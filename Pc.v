==> flow/design.v <==
`timescale 1ns / 1ps
module Pc(
	input clk,
	input rst,
	input [31:0]  pc_inmux3,
	output [31:0] pc_outimem,
	output [31:0] pc_outnpc,
	output [31:0] pc_outmux5,
	output [3:0]  pc_outcombin,
	output [31:0] pc_outadd
	);
	reg [31:0] tpc_outimem;
	reg [31:0] tpc_outnpc;
	reg [31:0] tpc_outmux5;
	reg [3:0]  tpc_outcombin;
	reg [31:0] tpc_outadd;
	assign pc_outimem = tpc_outimem;
	assign pc_outnpc = tpc_outnpc;
	assign pc_outmux5 = tpc_outmux5;
	assign pc_outcombin = tpc_outcombin;
	assign pc_outadd = tpc_outadd;
	always @(posedge clk or posedge rst) begin
		if (rst == 1) begin
			tpc_outimem  = 32'b00000000000000000000000000000000;
			tpc_outnpc   = 32'b00000000000000000000000000000000;
			tpc_outmux5  = 32'b00000000000000000000000000000000;
			tpc_outcombin = 4'b0000;
			tpc_outadd = 32'b00000000000000000000000000000000;
		end
		else begin
			tpc_outimem = pc_inmux3;
			tpc_outnpc  = pc_inmux3;
			tpc_outmux5 = pc_inmux3;
			tpc_outcombin = {pc_inmux3[31:28]};
			tpc_outadd = pc_inmux3; 
		end
	end
endmodule
# From RTL to reports: Pc
# The steps from the RTL of Pc to its reports follow in flow order.
# Line numbers count from 1 in the design file above.
# Operators: Yosys type, input widths -> output width; for muxes data width and select width s.
# Library cell names are shortened.
# A cell with -- has no value.
[setup]
top_module = "Pc"
clock_port = "clk"
library = "sky130hd"
lib_corner = "tt_025C_1v80"

# After elaboration
# Counts by Yosys on the flattened word-level netlist (proc, flatten, opt, wreduce; memories kept). Register bits leave out memories and registers merged into their read ports (data or address); mux counts leave out enables and synchronous resets folded into registers. Print and check cells are left out. Cells with the same type and inputs are merged into one.
[word_totals]
inputBits = 34
regBits = 36
out_inout_bits = 132

# Logic depth
# Yosys ltp: most cells in a row. Word level: on the elaborated netlist, between registers, memories and ports. Mapped: between sequential cells and ports; inverters and the memories' decode and read muxes count.
[depth]
depth_word = 0
ABC_AREA = 0
ltp_mapped = 1

# After synthesis
# The flow's flattened synthesis, as Yosys stat reports it; memories are mapped. The netlist is that of the ABC_AREA named above (0 if unset); the other value can give another one.
# Totals and module areas in this step are rounded.
[mapped]
buffers = 100
seq_area_mm2 = 0.0008008
synth_area_mm2 = 0.001555
stdcells = 133
flip_flops = 32
[by_type]
columns = ["cell", "count", "area_total_um2"]
rows = [
  ["dfrtp_1", 32, 800.768],
  ["buf_4", 100, 750.72],
  ["inv_1", 1, 3.754],
]

# Timing after synthesis
# Path of least setup slack by OpenSTA after synthesis, without wires, with an ideal clock, recovery checks aside; 20% of the period is set as input and as output delay. Where synthesis merged equal registers, the netlist keeps one of their names.
[synth_path]
path_kind = "flip-flop to output port"
startpoint = "register tpc_outcombin[0]"
endpoint = "output port pc_outcombin[0]"
slack_ns = 0.051
t_required_ns = 0.630
arrival_ns = 0.580
driving_pins = 2
path_delay_ns = 0.580
out_delay_ns = 0.158
tclk_ns = 0.788
synth_period_reached_ns = 0.737
# "path_delay_ns" = arrival - input delay + setup time.
# A path that ends at an output port has no setup time.
# "driving_pins" counts driving pins, that of a launching flip-flop among them; a cell with two outputs on the path counts twice.
# "synth_period_reached_ns" = period - worst setup slack (recovery checks aside). The figure is calculated, with input and output delays left at 20% of the set period.
[synth_via]
cell_sequence = "dfrtp_1 buf_4"
elab_chain_len = 0
[synth_lines]
columns = ["item", "line", "text"]
rows = [
  ["start, declared", 15, "reg [3:0] tpc_outcombin;"],
  ["start, assigned", 27, "tpc_outcombin = 4'b0000;"],
  ["start, assigned", 34, "tpc_outcombin = {pc_inmux3[31:28]};"],
  ["end, declared", 9, "output [3:0] pc_outcombin,"],
]

# Pc on sky130hd: 2 stored runs with different settings, listed in no order. Input and output delays are each 20% of the period that was set; the output load is 0.01 pF.

[[run]]
name = "job 1"
[run.settings]
period_ns = 0.979
CORE_UTILIZATION = 56
SETUP_SLACK_MARGIN = -0.08
PLACE_DENSITY_LB_ADDON = 0.19
CORE_ASPECT_RATIO = 0.61
CORE_MARGIN = 3
CELL_PAD_IN_SITES_DETAIL_PLACEMENT = 2
CTS_CLUSTER_SIZE = 32
CTS_CLUSTER_DIAMETER = 115
CAP_MARGIN = 5
MAX_ROUTING_LAYER = "met4"
SLEW_MARGIN = 20
[run.results]
outcome = "no results, placement failed with a tool error"

[[run]]
name = "job 2"
[run.settings]
period_ns = 0.499
CORE_UTILIZATION = 69
SETUP_SLACK_MARGIN = -0.04
PLACE_DENSITY_LB_ADDON = 0.19
HOLD_SLACK_MARGIN = 0.04
CORE_ASPECT_RATIO = 1.93
ABC_AREA = 0
GPL_ROUTABILITY_DRIVEN = 1
CTS_CLUSTER_DIAMETER = 54
SLEW_MARGIN = 5
MIN_ROUTING_LAYER = "met2"
CAP_MARGIN = 20
CORE_MARGIN = 2
[run.results]
outcome = "no results, placement failed with FLW-0024"
