==> flow/design.v <==
`timescale 1ns / 1ps
module display8digit(
    input wire [31:0] val,
    input wire clock,
    output wire [7:0] segments,
    output wire [7:0] digitselect
    );
	reg [31:0] counter = 0;
	wire [2:0] topthree;
	wire [3:0] value4bit;
	always @(posedge clock)
		counter <= counter + 1'b1;
	assign topthree[2:0] = counter[19:17];
	assign digitselect[7:0] = ~ (  topthree == 3'b000 ? 8'b00000001   
				     : topthree == 3'b001 ? 8'b00000010
				     : topthree == 3'b010 ? 8'b00000100
				     : topthree == 3'b011 ? 8'b00001000
				     : topthree == 3'b100 ? 8'b00010000
				     : topthree == 3'b101 ? 8'b00100000
				     : topthree == 3'b110 ? 8'b01000000
				     :                      8'b10000000 );
	assign value4bit   =   (  topthree == 3'b000 ? val[3:0]
                            : topthree == 3'b001 ? val[7:4]
                            : topthree == 3'b010 ? val[11:8]
                            : topthree == 3'b011 ? val[15:12]
                            : topthree == 3'b100 ? val[19:16]
                            : topthree == 3'b101 ? val[23:20]
                            : topthree == 3'b110 ? val[27:24]
                            : val[31:28] );
	hexto7seg myhexencoder(value4bit, segments);
endmodule
`timescale 1ns / 1ps
module hexto7seg(
    input[3:0] h,
    output[7:0] seg    
    );
    assign seg[0] = ~(h == 0|| h == 2|| h == 3|| h == 5|| h == 6|| h == 7|| h == 8|| h == 9|| h == 10||  h == 12|| h == 14|| h == 15);
    assign seg[1] = ~(h == 0|| h == 1|| h == 2|| h == 3|| h == 4|| h == 7|| h == 8|| h == 9|| h == 10|| h == 13);
    assign seg[2] = (h == 2 || h == 12 || h == 14 || h == 15);
    assign seg[3] = (h == 1|| h == 4|| h == 7|| h == 10|| h == 15);
    assign seg[4] = (h == 1 || h == 3 || h == 4|| h == 5|| h == 7|| h == 9);
    assign seg[5] = ~(h == 0|| h == 4|| h == 5|| h == 6|| h == 8|| h == 9|| h == 10|| h == 11|| h == 12|| h == 14|| h == 15);
    assign seg[6] = ~(h == 2|| h == 3|| h == 4|| h == 5|| h == 6|| h == 8|| h == 9|| h == 10|| h == 11|| h == 13|| h == 14|| h == 15);
    assign seg[7] = 1;
endmodule
======== Step by step through the tools: display8digit ========
The steps from the RTL of display8digit to its reports follow in flow order.
Line numbers count from 1 in the design file above.
Not given: -
set-up
  top ..................................... display8digit
  clock input ............................. clock
  standard-cell library ................... sky130hd
  library corner .......................... tt_025C_1v80

======== After elaboration ========
Counts by Yosys on the flattened word-level netlist (proc, flatten, opt, wreduce; memories kept). Register bits leave out memories and registers merged into their read ports (data or address); mux counts leave out enables and synchronous resets folded into registers. Print and check cells are left out. Cells with the same type and inputs are merged into one.
storage and ports
  output and inout bits ................... 16
  input bits .............................. 33
  register bits ........................... 32
  cells after elaboration ................. 97
operators by class
  reduce/logical cells .................... 55
  multiplexer cells ....................... 14
  equality and inequality tests ........... 21
  $add $sub $neg .......................... 1
  bitwise logic cells ..................... 5
operator list
  cell                                                            number
  8-bit two-way mux                                               7
  1-bit logical OR                                                53
  32-bit by 1-bit adder with 32-bit output with constant B        1
  4-bit equality test with constant B                             8
  4-bit two-way mux                                               7
  4-bit by 3-bit equality test with 1-bit output with constant B  4
  3-bit equality test with constant B                             3
  4-bit by 2-bit equality test with 1-bit output with constant B  2
  8-bit inverter                                                  1
  3-bit by 2-bit equality test with 1-bit output with constant B  2
  1-bit inverter                                                  4
  4-bit by 1-bit equality test with 1-bit output with constant B  1
  4-bit zero test                                                 1
  3-bit by 1-bit equality test with 1-bit output with constant B  1
  3-bit zero test                                                 1

======== Logic depth ========
Longest topological path by Yosys (ltp), each cell counted once; first at word level (registers and memories cut), then after technology mapping (sequential cells cut; the memories' decode and read muxes count).
depth
  word-level depth ........................ 21
  ABC_AREA ................................ 0
  mapped depth ............................ 9
  depth with buffers taken out ............ 6

======== Mapped cells and area ========
Source: synth_stat.txt of the flow (Yosys; design flattened, memories mapped). It holds for the ABC_AREA given above (unset counts as 0); a run with the other value may have another netlist.
synthesis totals
  standard cells after synthesis .......... 138
  mapped area ............................. 1328.8 µm²
  sequential part of the area ............. 400.4 µm²
  flip-flops .............................. 20
  buffer cells ............................ 9
cell types
  cell type                 number  area in all (µm²)
  sky130_fd_sc_hd__dfxtp_1  20      400.384
  sky130_fd_sc_hd__xnor2_1  15      131.376
  sky130_fd_sc_hd__mux4_2   4       90.086
  sky130_fd_sc_hd__nand2_1  15      56.304
  sky130_fd_sc_hd__mux4_1   2       52.55
  sky130_fd_sc_hd__nand3_1  10      50.048
  sky130_fd_sc_hd__xor2_1   4       35.034
  sky130_fd_sc_hd__nor2_1   9       33.782
  sky130_fd_sc_hd__mux2i_1  3       30.029
  sky130_fd_sc_hd__nor2b_1  4       25.024
  sky130_fd_sc_hd__buf_4    3       22.522
  sky130_fd_sc_hd__mux2i_4  1       22.522
  sky130_fd_sc_hd__nor3_1   4       20.019
  sky130_fd_sc_hd__and4_1   2       17.517
  sky130_fd_sc_hd__nor4b_1  2       17.517
  sky130_fd_sc_hd__xor2_2   1       16.266
  sky130_fd_sc_hd__buf_8    1       15.014
  sky130_fd_sc_hd__mux2_4   1       15.014
Other cell types: 31; their cells: 37.
By module: a second synthesis without flattening, with its own total; a netlist apart from the flattened one above.
second synthesis, totals
  cells (unflattened synthesis) ........... 164
  area total of the unflattened synthesis .. 1391.3 µm²
Rows give one instance, submodules left out.
by module
  module         instances  area (µm²)  cells  sequential area (µm²)
  display8digit  1          1159.9      128    400.4
  hexto7seg      1          231.5       36     0.0

======== Worst setup path after synthesis ========
OpenSTA on the mapped netlist: ideal clock, no wires. The path of least setup slack (recovery checks aside). Input and output delay are each 20% of the period. Register names are those of the netlist, which keeps one name where synthesis merged equal registers.
path after synthesis
  kind .................................... in2out
  from .................................... in val[25]
  to ...................................... out segments[0]
  input delay ............................. 0.594 ns
  time at the first pin ................... 0.594 ns
  external output delay ................... 0.594 ns
  clock period ............................ 2.97 ns
  path delay .............................. 1.401 ns
  arrival ................................. 1.995 ns
  driving pins on the path ................ 4
  buffers on the path ..................... 0
  slack ................................... 0.381 ns
  required time ........................... 2.376 ns
  period reached after synthesis .......... 2.589 ns
"path delay" = arrival - input delay + setup time.
A path that ends at an output port has no setup time.
"driving pins on the path" counts driving pins, that of a launching flip-flop among them; a cell with two outputs on the path counts twice.
"period reached after synthesis" = period - worst setup slack (recovery checks aside). The figure is calculated, with input and output delays left at 20% of the set period.
The rows between start and end are the longest chain of elaborated cells between them; the timing report does not say that the signal goes this way. Where chains are equally long, one stands for them.
Each line given opens the expression or statement behind the cell; cells for indexed reads and writes are added by Yosys, which also makes memories of some case tables.
on the way, after synthesis
  cell sequence ........................... sky130_fd_sc_hd__mux4_2 -> sky130_fd_sc_hd__mux2_4 -> sky130_fd_sc_hd__or4b_4 -> sky130_fd_sc_hd__o211ai_2
  cells in the longest elaborated chain ... 20
  elaborated cells on any way between the ends .. 31
  classes of those cells .................. eq/ne (11); mux (7); logic (1); reduce/logical (12)
RTL lines, path after synthesis
  item                  line  text
  start, declared       3     input wire [31:0] val,
  4-bit two-way mux     28    : topthree == 3'b110 ? val[27:24]
  4-bit two-way mux     27    : topthree == 3'b101 ? val[23:20]
  4-bit two-way mux     26    : topthree == 3'b100 ? val[19:16]
  4-bit two-way mux     25    : topthree == 3'b011 ? val[15:12]
  4-bit two-way mux     24    : topthree == 3'b010 ? val[11:8]
  4-bit two-way mux     23    : topthree == 3'b001 ? val[7:4]
  4-bit two-way mux     22    assign value4bit = ( topthree == 3'b000 ? val[3:0]
  4-bit zero test       37    assign seg[0] = ~(h == 0|| h == 2|| h == 3|| h == 5|| h == 6|| h == 7|| h == 8|| h == 9|| h == 10||  h == 12|| ...
  1-bit logical OR x11  37
  1-bit inverter        37
  end, declared         5     output wire [7:0] segments,

======== Worst path after layout ========
Path of least setup slack in the final report of record 1 (OpenROAD, finished layout, wires in). Where an end is a register, its clock arrival counts in the times.
path post-layout
  kind .................................... reg2out
  from .................................... reg counter[18]
  to ...................................... out segments[5]
  slack ................................... -0.08 ns
  arrival ................................. 2.28 ns
  buffers on the path ..................... 2
  driving pins on the path ................ 7
  clock period ............................ 2.75 ns
  required time ........................... 2.20 ns
  external output delay ................... 0.55 ns
  time at the first pin ................... 0.29 ns
The rows between start and end are the longest chain of elaborated cells between them; the timing report does not say that the signal goes this way. Where chains are equally long, one stands for them.
on the way, post-layout
  cell sequence ........................... sky130_fd_sc_hd__dfxtp_2 -> sky130_fd_sc_hd__buf_6 -> sky130_fd_sc_hd__mux4_2 -> sky130_fd_sc_hd__mux2_4 -> sky130_fd_sc_hd__or4b_4 -> sky130_fd_sc_hd__o221ai_2 -> sky130_fd_sc_hd__buf_2
  cells in the longest elaborated chain ... 20
  elaborated cells on any way between the ends .. 36
  classes of those cells .................. eq/ne (16); mux (7); logic (1); reduce/logical (12)
RTL lines, path post-layout
  item                  line  text
  start, declared       8     reg [31:0] counter = 0;
  start, assigned       12    counter <= counter + 1'b1;
  3-bit equality test   28    : topthree == 3'b110 ? val[27:24]
  4-bit two-way mux     28
  4-bit two-way mux     27    : topthree == 3'b101 ? val[23:20]
  4-bit two-way mux     26    : topthree == 3'b100 ? val[19:16]
  4-bit two-way mux     25    : topthree == 3'b011 ? val[15:12]
  4-bit two-way mux     24    : topthree == 3'b010 ? val[11:8]
  4-bit two-way mux     23    : topthree == 3'b001 ? val[7:4]
  4-bit two-way mux     22    assign value4bit = ( topthree == 3'b000 ? val[3:0]
  4-bit zero test       42    assign seg[5] = ~(h == 0|| h == 4|| h == 5|| h == 6|| h == 8|| h == 9|| h == 10|| h == 11|| h == 12|| h == 14| ...
  1-bit logical OR x10  42
  1-bit inverter        42
  end, declared         5     output wire [7:0] segments,

Hand-over note for display8digit

Stored flow runs of display8digit (2 of them; Yosys, OpenROAD, sky130hd). They differ in their settings and are not a sequence. Constraints: input delay and output delay 20% of the set period each, output load 0.01 pF.
"clock period achieved" means the clock period less the worst setup slack. The figure is calculated, with input and output delays left at 20% of the set period.

---- record 1 ----
settings
  period_ns = 2.75
  CAP_MARGIN = 20
  CORE_MARGIN = 2
  CORE_UTILIZATION = 40
  SLEW_MARGIN = 20
results
  chip area after synthesis (Yosys) ....... 1328.8 µm²
  area inside the die boundary ............ 3798.9 µm²
  standard-cell area of the final layout .. 2120.8 µm²
  worst setup slack after layout .......... -0.084 ns
  post-route setup TNS .................... -0.402 ns
  clock period achieved ................... 2.834 ns

---- record 2 ----
settings
  period_ns = 4.0
  CORE_UTILIZATION = 70
  SETUP_SLACK_MARGIN = 1.11
  CORE_ASPECT_RATIO = 0.71
  CELL_PAD_IN_SITES_GLOBAL_PLACEMENT = 1
  TNS_END_PERCENT = 95
  GPL_TIMING_DRIVEN = 1
  CTS_CLUSTER_DIAMETER = 159
  CAP_MARGIN = 20
  CORE_MARGIN = 2
  SLEW_MARGIN = 20
results
  not finished: placement ended with error GPL-0301

End of note.
